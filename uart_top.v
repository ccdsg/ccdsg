==> flow/design.v <==
`timescale 1ns / 1ps
module uart_rx(
               input               clk          ,		 
               input               rst_n        ,	
               input               din          ,
               output  reg [7:0]    dout         ,		
               output  reg         dout_vld     
               );
parameter    	   BPS	  =	217;	 
reg   [14:0]        cnt0         ;
wire                add_cnt0     ;
wire                end_cnt0     ;
reg   [ 3:0]        cnt1         ;
wire                add_cnt1     ;
wire                end_cnt1     ;
reg                 rx0          ;	
reg                 rx1          ;	
reg                 rx2          ;	
wire                rx_en        ;
reg                 flag_add     ;
always @ (posedge clk or negedge rst_n) begin
	if(!rst_n) begin
		rx0 <= 1'b1;
        rx1 <= 1'b1;
        rx2 <= 1'b1;
	end
	else begin
		rx0 <= din;
        rx1 <= rx0;
        rx2 <= rx1;
	end
end
assign rx_en = rx2 & ~rx1;	
always @(posedge clk or negedge rst_n)begin
    if(!rst_n)begin
        cnt0 <= 0;
    end
    else if(add_cnt0)begin
        if(end_cnt0)
            cnt0 <= 0;
        else
            cnt0 <= cnt0 + 1;
    end
end
assign add_cnt0 = flag_add;
assign end_cnt0 = add_cnt0 && cnt0==BPS-1 ;
always @(posedge clk or negedge rst_n)begin 
    if(!rst_n)begin
        cnt1 <= 0;
    end
    else if(add_cnt1)begin
        if(end_cnt1)
            cnt1 <= 0;
        else
            cnt1 <= cnt1 + 1;
    end
end
assign add_cnt1 = end_cnt0;
assign end_cnt1 = add_cnt1 && cnt1==9-1 ;  
always @ (posedge clk or negedge rst_n)begin
	if(!rst_n) begin
		flag_add <= 1'b0;
	end
	else if(rx_en) begin		
		flag_add <= 1'b1;	
	end
    else if(end_cnt1) begin		
		flag_add <= 1'b0;	
	end
end
always @ (posedge clk or negedge rst_n)begin
	if(!rst_n) begin
		dout <= 8'd0;
	end
	else if(add_cnt0 && cnt0==BPS/2-1 && cnt1!=0) begin		 
	    dout[cnt1-1]<= rx2 ;
	end
end
always @ (posedge clk or negedge rst_n)begin
	if(!rst_n) begin
		dout_vld <= 1'b0;
	end
    else if(end_cnt1) begin		
		dout_vld <= 1'b1;	
	end
	else begin	
        dout_vld <= 1'b0;			
	end
end
endmodule
module  uart_top(
								input  clk,
								input  rst_n,
								input  din,
								input sw8,
								output  reg  [23:0] pic_out,
								output  reg [16:0] addr,
								output  reg wr_ram,
								output  tx,
								output  reg pic_done,    
								output  reg  pic_download,    
								output  reg [7:0] rgb_led
								);
	wire   dout_vld;
	wire  [7:0] dout;
	reg [3:0] code_p;
	reg  [4:0]  cnt;
	reg  [3:0]  state;
	wire  [3:0]  code;
	wire [7:0]  temp;
	reg [23:0] pic_reg;
	parameter  monitor=0;   
	parameter  second=1 ;
	parameter  third=2 ;
	parameter   fouth=3;
	parameter   fiveth=4;
	parameter   sixth=5;
	parameter   send=6;
	parameter   stop=7;
	assign temp=(dout>8'd57)?(dout-8'd87):(dout-8'd48);
	assign code=temp[3:0];
	always  @ (posedge clk or negedge rst_n)
	    begin
			if  (!rst_n)
			   begin
			      state<=monitor;
				  wr_ram<=1;
				  pic_out<=0;
				  addr<=0;
				  pic_done<=0;
				  end
			else
	case (state)
	monitor:	begin
				   if (dout_vld)
						begin
						    wr_ram<=1;	
							pic_reg[23:20]<=code;
							state<=second;
							code_p<=code;
						end
				 else
				          state<=monitor;
					end
	second:	begin
					if (dout_vld)
							begin
								pic_reg[19:16]<=code;
								state<=third;
								rgb_led<={code_p,code};
							end
					else
							state<=second;
					end
		third:		begin
					if (dout_vld)
						begin
							pic_reg[15:12]<=code;
							state<=fouth;
							code_p<=code;
						end
					else
						state<=third;
					end
		fouth:		begin
					if (dout_vld)
						begin
							pic_reg[11:8]<=code;
							state<=fiveth;
							rgb_led<={code_p,code};
						end
					else
						state<=fouth;
					end
		fiveth:		begin
					if (dout_vld)
						begin
							pic_reg[7:4]<=code;
							state<=sixth;
							code_p<=code;
						end
					else
						state<=fiveth;
					end
        sixth:		begin
					if (dout_vld)
						begin
							pic_reg[3:0]<=code;
							state<=send;
							rgb_led<={code_p,code};
						end
					else
						state<=sixth;
					end
		send: 	 begin
						wr_ram<=0;
						pic_out<=pic_reg;
						if (addr<129599)
							begin
								addr<=addr+1;								
								pic_done<=0;
								state<=monitor;
							end
			         else if (addr==129599)
					        begin								 
							     addr<=0;		
								 pic_done<=1;
								 state<=stop;								
							end	 
						end
		stop:  begin
					if  (sw8==1)
					    state<=monitor;
					else
						begin
						state<=stop;
						end
				  end
		     endcase
		end
		always  @ (posedge  clk or negedge rst_n)
		    begin
				if (!rst_n)
					cnt<=0;
				else if (state==send)
				    cnt<=cnt+1;
			    else 
					cnt<=cnt;
			end
		always  @ (posedge  clk or negedge rst_n)
			begin
				if (!rst_n)
					pic_download<=1;
		   else if (cnt>=15)
					pic_download<=0;
			else
					pic_download<=1;
			end
		uart_rx uart_rx(
								.clk(clk),
								.rst_n(rst_n),
								.din(din),
								.dout(dout),
								.dout_vld(dout_vld)
								);
	   uart_tx uart_tx(
                              .clk(clk)    ,			
                              .rst_n(rst_n)  ,		
							  .din_vld(dout_vld)    ,
							  .din(dout),
							  .dout(tx),
							  .rdy()
							); 
		endmodule 
`timescale 1ns / 1ps
module uart_tx(
                 input             clk    ,			
                 input             rst_n  ,		
                 input [7:0]       din    ,
                 input             din_vld,	  
                 output reg        rdy    ,   
                 output reg        dout   
             );
parameter         BPS    = 217;
reg   [7:0]       tx_data_tmp;	
reg               flag_add   ;
reg   [14:0]      cnt0       ;
wire              add_cnt0   ;
wire              end_cnt0   ;
reg   [ 3:0]      cnt1       ;
wire              add_cnt1   ;
wire              end_cnt1   ;
wire  [ 9:0]      data       ;
always  @(posedge clk or negedge rst_n)begin
    if(rst_n==1'b0)begin
        flag_add <= 0;
    end
    else if(flag_add==0 && din_vld)begin
        flag_add <= 1;
    end
    else if(end_cnt1)begin
        flag_add <= 0;
    end
end
always @(posedge clk or negedge rst_n)begin
    if(!rst_n)begin
        cnt0 <= 0;
    end
    else if(add_cnt0)begin
        if(end_cnt0)
            cnt0 <= 0;
        else
            cnt0 <= cnt0 + 1;
    end
end
assign add_cnt0 = flag_add;
assign end_cnt0 = add_cnt0 && cnt0==BPS-1 ;
always @(posedge clk or negedge rst_n)begin 
    if(!rst_n)begin
        cnt1 <= 0;
    end
    else if(add_cnt1)begin
        if(end_cnt1)
            cnt1 <= 0;
        else
            cnt1 <= cnt1 + 1;
    end
end
assign add_cnt1 = end_cnt0;
assign end_cnt1 = add_cnt1 && cnt1==10-1 ;
always @ (posedge clk or negedge rst_n) begin
	if(!rst_n) begin
		tx_data_tmp <=8'd0;
	end
	else if(flag_add==1'b0 && din_vld) begin	
		tx_data_tmp <= din;	
	end
end
always @ (posedge clk or negedge rst_n) begin
	if(!rst_n) begin
		dout <= 1'b1;
	end
	else if(add_cnt0 && cnt0==1-1)begin
        dout<= data[cnt1];
    end 
end
assign  data = {1'b1,tx_data_tmp,1'b0};  
always  @(*)begin
    if(din_vld || flag_add)
        rdy = 1'b0;
    else
        rdy = 1'b1;
end
endmodule
Tool chain data of uart_top
Tool output for the design above, in the order of the flow.
Line numbers count from 1 in the design file above.
Cell names lack the library's common part.
{"block": "inputs", "design": "uart_top", "clock": "clk", "cell_library": "sky130hd", "pvt_corner": "tt_025C_1v80"}

Word level
Source: Yosys, flattened and elaborated, memories not mapped. Widths are those after wreduce. Registers that Yosys merges into a memory's read port (data or address) are not register bits. Print and check cells do not count.
{"block": "word_totals", "ff_bits": 150, "input_bits": 4, "output_inout_bits": 53, "elab_cells": 129}
{"block": "op_classes", "n_addsub": 10, "n_cmp": 3, "eq_ne": 17, "shifts": 3, "mux": 31, "n_logic": 6, "reduce_and_logical": 31}
{"block": "op_table", "op": "17-bit 2-to-1 mux", "n": 2}
{"block": "op_table", "op": "1-bit by 33-bit variable shift with 8-bit output", "n": 1}
{"block": "op_table", "op": "1-bit by 33-bit variable shift with 8-bit output (first input constant)", "n": 1}
{"block": "op_table", "op": "32-bit negation with 33-bit output", "n": 1}
{"block": "op_table", "op": "4-bit case mux with 8-bit select", "n": 1}
{"block": "op_table", "op": "15-bit by 1-bit adder with 15-bit output (second input constant)", "n": 2}
{"block": "op_table", "op": "15-bit by 8-bit == test with 1-bit output (second input constant)", "n": 2}
{"block": "op_table", "op": "15-bit 2-to-1 mux", "n": 2}
{"block": "op_table", "op": "4-bit 2-to-1 mux", "n": 7}
{"block": "op_table", "op": "3-bit AND reduction", "n": 8}
{"block": "op_table", "op": "17-bit by 1-bit adder with 17-bit output (second input constant)", "n": 1}
{"block": "op_table", "op": "17-bit < comparator (second input constant)", "n": 1}
{"block": "op_table", "op": "17-bit == test (second input constant)", "n": 1}
{"block": "op_table", "op": "4-bit by 3-bit == test with 1-bit output (second input constant)", "n": 4}
{"block": "op_table", "op": "8-bit 2-to-1 mux", "n": 2}
{"block": "op_table", "op": "15-bit by 7-bit == test with 1-bit output (second input constant)", "n": 1}
{"block": "op_table", "op": "15-bit logical NOT", "n": 1}
{"block": "op_table", "op": "1-bit 2-to-1 mux", "n": 12}
{"block": "op_table", "op": "10-bit by 4-bit indexed select with 1-bit output", "n": 1}
{"block": "op_table", "op": "1-bit logical AND", "n": 8}
{"block": "op_table", "op": "2-bit nonzero test", "n": 4}
{"block": "op_table", "op": "4-bit by 1-bit adder with 4-bit output (second input constant)", "n": 2}
{"block": "op_table", "op": "4-bit by 2-bit == test with 1-bit output (second input constant)", "n": 2}
{"block": "op_table", "op": "4-bit == test (second input constant)", "n": 2}
{"block": "op_table", "op": "8-bit by 6-bit greater-than comparator with 1-bit output (second input constant)", "n": 1}
{"block": "op_table", "op": "8-bit AND", "n": 1}
{"block": "op_table", "op": "8-bit bitwise OR", "n": 1}
{"block": "op_table", "op": "8-bit inverter", "n": 1}
Other operator kinds: 19; their cells: 28.

Depth
Longest topological path by Yosys (ltp), each cell counted once; first at word level (registers and memories cut), then after technology mapping (sequential cells cut; the memories' decode and read muxes count).
{"block": "logic_depth", "depth_word": 6, "ABC_AREA": 0, "mapped_depth": 14, "depth_no_buf": 13}

Mapped cells and area
Source: synth_stat.txt of the flow (Yosys; design flattened, memories mapped). It holds for the ABC_AREA given above (unset counts as 0); a run with the other value may have another netlist.
{"block": "types", "cell_type": "dfrtp_1", "n": 111, "type_area_um2": 2.78E+03}
{"block": "types", "cell_type": "edfxtp_1", "n": 36, "type_area_um2": 1.08E+03}
{"block": "types", "cell_type": "mux2_2", "n": 44, "type_area_um2": 495.475}
{"block": "types", "cell_type": "ha_1", "n": 24, "type_area_um2": 300.288}
{"block": "types", "cell_type": "dfstp_2", "n": 7, "type_area_um2": 183.926}
{"block": "types", "cell_type": "nand2_1", "n": 45, "type_area_um2": 168.912}
{"block": "types", "cell_type": "xnor2_1", "n": 17, "type_area_um2": 148.893}
{"block": "types", "cell_type": "xor2_1", "n": 17, "type_area_um2": 148.893}
{"block": "types", "cell_type": "and3_1", "n": 23, "type_area_um2": 143.888}
{"block": "types", "cell_type": "nor2_1", "n": 33, "type_area_um2": 123.869}
{"block": "types", "cell_type": "nand3_1", "n": 24, "type_area_um2": 120.115}
{"block": "types", "cell_type": "nor3_1", "n": 22, "type_area_um2": 110.106}
{"block": "types", "cell_type": "nand4_1", "n": 17, "type_area_um2": 106.352}
{"block": "types", "cell_type": "o21ai_0", "n": 21, "type_area_um2": 105.101}
{"block": "types", "cell_type": "inv_1", "n": 26, "type_area_um2": 97.594}
{"block": "types", "cell_type": "a211o_1", "n": 11, "type_area_um2": 96.342}
{"block": "types", "cell_type": "o31ai_1", "n": 8, "type_area_um2": 60.058}
{"block": "types", "cell_type": "a21oi_1", "n": 11, "type_area_um2": 55.053}
Not listed: further types 39, cells in them 99.
{"block": "synth_totals", "mapped_cells": 596, "synth_area_mm2": 0.0070868, "seqArea_mm2": 0.0040426, "ffs": 154, "n_buf": 19}
The figures by module come from a second, unflattened synthesis with its own total; it is not the netlist above.
{"block": "unflattened", "hier_cells": 583, "area_unflattened_mm2": 0.0071731}
Rows give one instance, submodules left out.
{"block": "modules", "mod": "uart_top", "instances": 1, "cells": 272, "area_mm2": 0.0038049, "seq_area_mm2": 0.0025112}
{"block": "modules", "mod": "uart_rx", "instances": 1, "cells": 173, "area_mm2": 0.001848, "seq_area_mm2": 0.0008045}
{"block": "modules", "mod": "uart_tx", "instances": 1, "cells": 138, "area_mm2": 0.0015202, "seq_area_mm2": 0.0007269}

Path before layout
Source: OpenSTA report_checks on the synthesized netlist (no wires, ideal clock, input and output delay 20% of the period each), path of least setup slack; recovery checks are left aside. Register names are those of the netlist, which keeps one name where synthesis merged equal registers.
{"block": "synth_path", "path_kind": "register -> register", "from": "reg uart_rx.cnt1[0]", "to": "reg uart_rx.dout[3]", "period_ps": 4320, "setup_time_ps": 125, "launch_ps": 0, "t_arrival_ps": 3437, "t_required_ps": 4195, "setup_slack_ps": 758, "path_delay_ps": 3562, "driving_pins": 12, "n_path_buf": 1, "synth_period_reached_ps": 3562}
"path_delay_ps" = arrival - input delay + setup time.
"driving_pins": output pins that drive a net of the path, with the launching flip-flop's if there is one; two outputs of one cell count as two.
"synth_period_reached_ps" is the clock period less the worst setup slack; recovery checks do not enter. This is arithmetic on one report: input and output delays are still those of the set period (20% each).
Between the ends stands the longest chain of elaborated cells between them, by number of cells; it is not shown to be the way that was timed. Of several equally long chains one is given.
Each line given opens the expression or statement behind the cell; cells for indexed reads and writes are added by Yosys, which also makes memories of some case tables.
At most two assigning lines are given for a register; there are more.
Where a signal picks the word or bit written, the line may be left out of the assigning lines.
{"block": "synth_via", "cell_sequence": "dfrtp_1 clkbuf_1 inv_1 ha_1 xor2_2 or3_2 ha_1 or4b_1 nor3_1 nand3_1 nor4_1 mux2_2", "elab_chain_len": 6, "cells_between": 9, "lines_between": 2, "classes_between": "2 x add/sub; 2 x shift; 3 x logic; 2 x reduce/logical"}
{"block": "synth_lines", "item": "start, declared", "line": 13, "rtl": "reg   [ 3:0]        cnt1         ;"}
{"block": "synth_lines", "item": "start, assigned", "line": 49, "rtl": "cnt1 <= 0;"}
{"block": "synth_lines", "item": "start, assigned", "line": 55, "rtl": "cnt1 <= cnt1 + 1;"}
{"block": "synth_lines", "item": "4-bit by 1-bit subtractor with 5-bit output", "line": 76, "rtl": "dout[cnt1-1]<= rx2 ;"}
{"block": "synth_lines", "item": "32-bit negation with 33-bit output", "line": 76}
{"block": "synth_lines", "item": "1-bit by 33-bit variable shift with 8-bit output", "line": 76}
{"block": "synth_lines", "item": "8-bit inverter", "line": 76}
{"block": "synth_lines", "item": "8-bit AND", "line": 76}
{"block": "synth_lines", "item": "8-bit bitwise OR", "line": 76}
{"block": "synth_lines", "item": "end, assigned", "line": 73, "rtl": "dout <= 8'd0;"}
{"block": "synth_lines", "item": "end, declared", "line": 6, "rtl": "output reg [7:0] dout ,"}

Path in the finished layout
From the final timing report of job 1: the path of least setup slack in the routed layout; clock arrival at registers is part of the times.
The report prints the path's times to 10 ps; the period is as set.
{"block": "layout_path", "path_kind": "register -> register", "from": "reg uart_rx.cnt1[0]", "to": "reg uart_rx.dout[4]", "period_ps": 6270, "setup_time_ps": 110, "launch_ps": 420, "t_arrival_ps": 4110, "t_required_ps": 6590, "setup_slack_ps": 2470, "driving_pins": 11, "n_path_buf": 0}
Between the ends stands the longest chain of elaborated cells between them, by number of cells; it is not shown to be the way that was timed. Of several equally long chains one is given.
At most two assigning lines are given for a register; there are more.
Where a signal picks the word or bit written, the line may be left out of the assigning lines.
{"block": "layout_via", "cell_sequence": "dfrtp_1 inv_1 ha_1 xor2_2 or3_2 ha_1 or4b_1 nor3_1 nand3_1 nor4_1 mux2_2", "elab_chain_len": 6, "cells_between": 9, "lines_between": 2, "classes_between": "2 x add/sub; 2 x shift; 3 x logic; 2 x reduce/logical"}
{"block": "layout_lines", "item": "start, declared", "line": 13, "rtl": "reg   [ 3:0]        cnt1         ;"}
{"block": "layout_lines", "item": "start, assigned", "line": 49, "rtl": "cnt1 <= 0;"}
{"block": "layout_lines", "item": "start, assigned", "line": 55, "rtl": "cnt1 <= cnt1 + 1;"}
{"block": "layout_lines", "item": "4-bit by 1-bit subtractor with 5-bit output", "line": 76, "rtl": "dout[cnt1-1]<= rx2 ;"}
{"block": "layout_lines", "item": "32-bit negation with 33-bit output", "line": 76}
{"block": "layout_lines", "item": "1-bit by 33-bit variable shift with 8-bit output", "line": 76}
{"block": "layout_lines", "item": "8-bit inverter", "line": 76}
{"block": "layout_lines", "item": "8-bit AND", "line": 76}
{"block": "layout_lines", "item": "8-bit bitwise OR", "line": 76}
{"block": "layout_lines", "item": "end, assigned", "line": 73, "rtl": "dout <= 8'd0;"}
{"block": "layout_lines", "item": "end, declared", "line": 6, "rtl": "output reg [7:0] dout ,"}

--- measured runs ---
Design uart_top on sky130hd. What follows are 2 stored runs of the flow, each under its own settings; their order means nothing. The constraints put input and output delay at 20% of the set period each and load the outputs with 0.01 pF.
By "clock_period_reached_ps" is meant the clock period of the run minus its worst setup slack. This is arithmetic on one report: input and output delays are still those of the set period (20% each).
"worst_path_ps" = time allowed to the worst setup path (clock period - input delay - output delay, where it has them) - its slack; a late launch clock adds to it, a late capture clock takes from it.
"power_mw" is the tool's figure for a default switching activity; nothing was simulated.
"worst_path_ps" is given in steps of 10 ps.

{"run": "job 1", "settings": { "period_ns": 6.27, "CORE_UTILIZATION": 32, "PLACE_DENSITY": 0.91, "CORE_MARGIN": 3, "CELL_PAD_IN_SITES_GLOBAL_PLACEMENT": 2, "TNS_END_PERCENT": 45, "GPL_ROUTABILITY_DRIVEN": 1, "SLEW_MARGIN": 30, "MAX_ROUTING_LAYER": "met5", "CAP_MARGIN": 20 }, "results": { "worst_path_ps": 3800, "critical_path_kind": "register -> register", "fin_util_pct": 39.8, "design.die.area_mm2": 0.0239677, "clock_period_reached_ps": 3798, "yosys.chip_area_mm2": 0.0070868, "final_cell_area_mm2": 0.0085307, "setup_ws_ps": 2472, "power_mw": 2.223, "timing.setup.tns_ps": 0 }}
{"run": "job 2", "settings": { "period_ns": 3.05, "CORE_UTILIZATION": 49, "SETUP_SLACK_MARGIN": -0.29, "PLACE_DENSITY_LB_ADDON": 0.23, "CORE_ASPECT_RATIO": 1.47, "CELL_PAD_IN_SITES_DETAIL_PLACEMENT": 1, "ABC_AREA": 1, "GPL_ROUTABILITY_DRIVEN": 1, "CTS_CLUSTER_SIZE": 70, "SLEW_MARGIN": 35, "CAP_MARGIN": 20, "CORE_MARGIN": 2 }, "results": { "power_mw": 4.581, "fin_util_pct": 59.3, "yosys.chip_area_mm2": 0.0074809, "design.die.area_mm2": 0.01629, "timing.setup.tns_ps": 0, "worst_path_ps": 2900, "critical_path_kind": "register -> register", "clock_period_reached_ps": 2901, "final_cell_area_mm2": 0.0088135, "setup_ws_ps": 149 }}
--- end ---
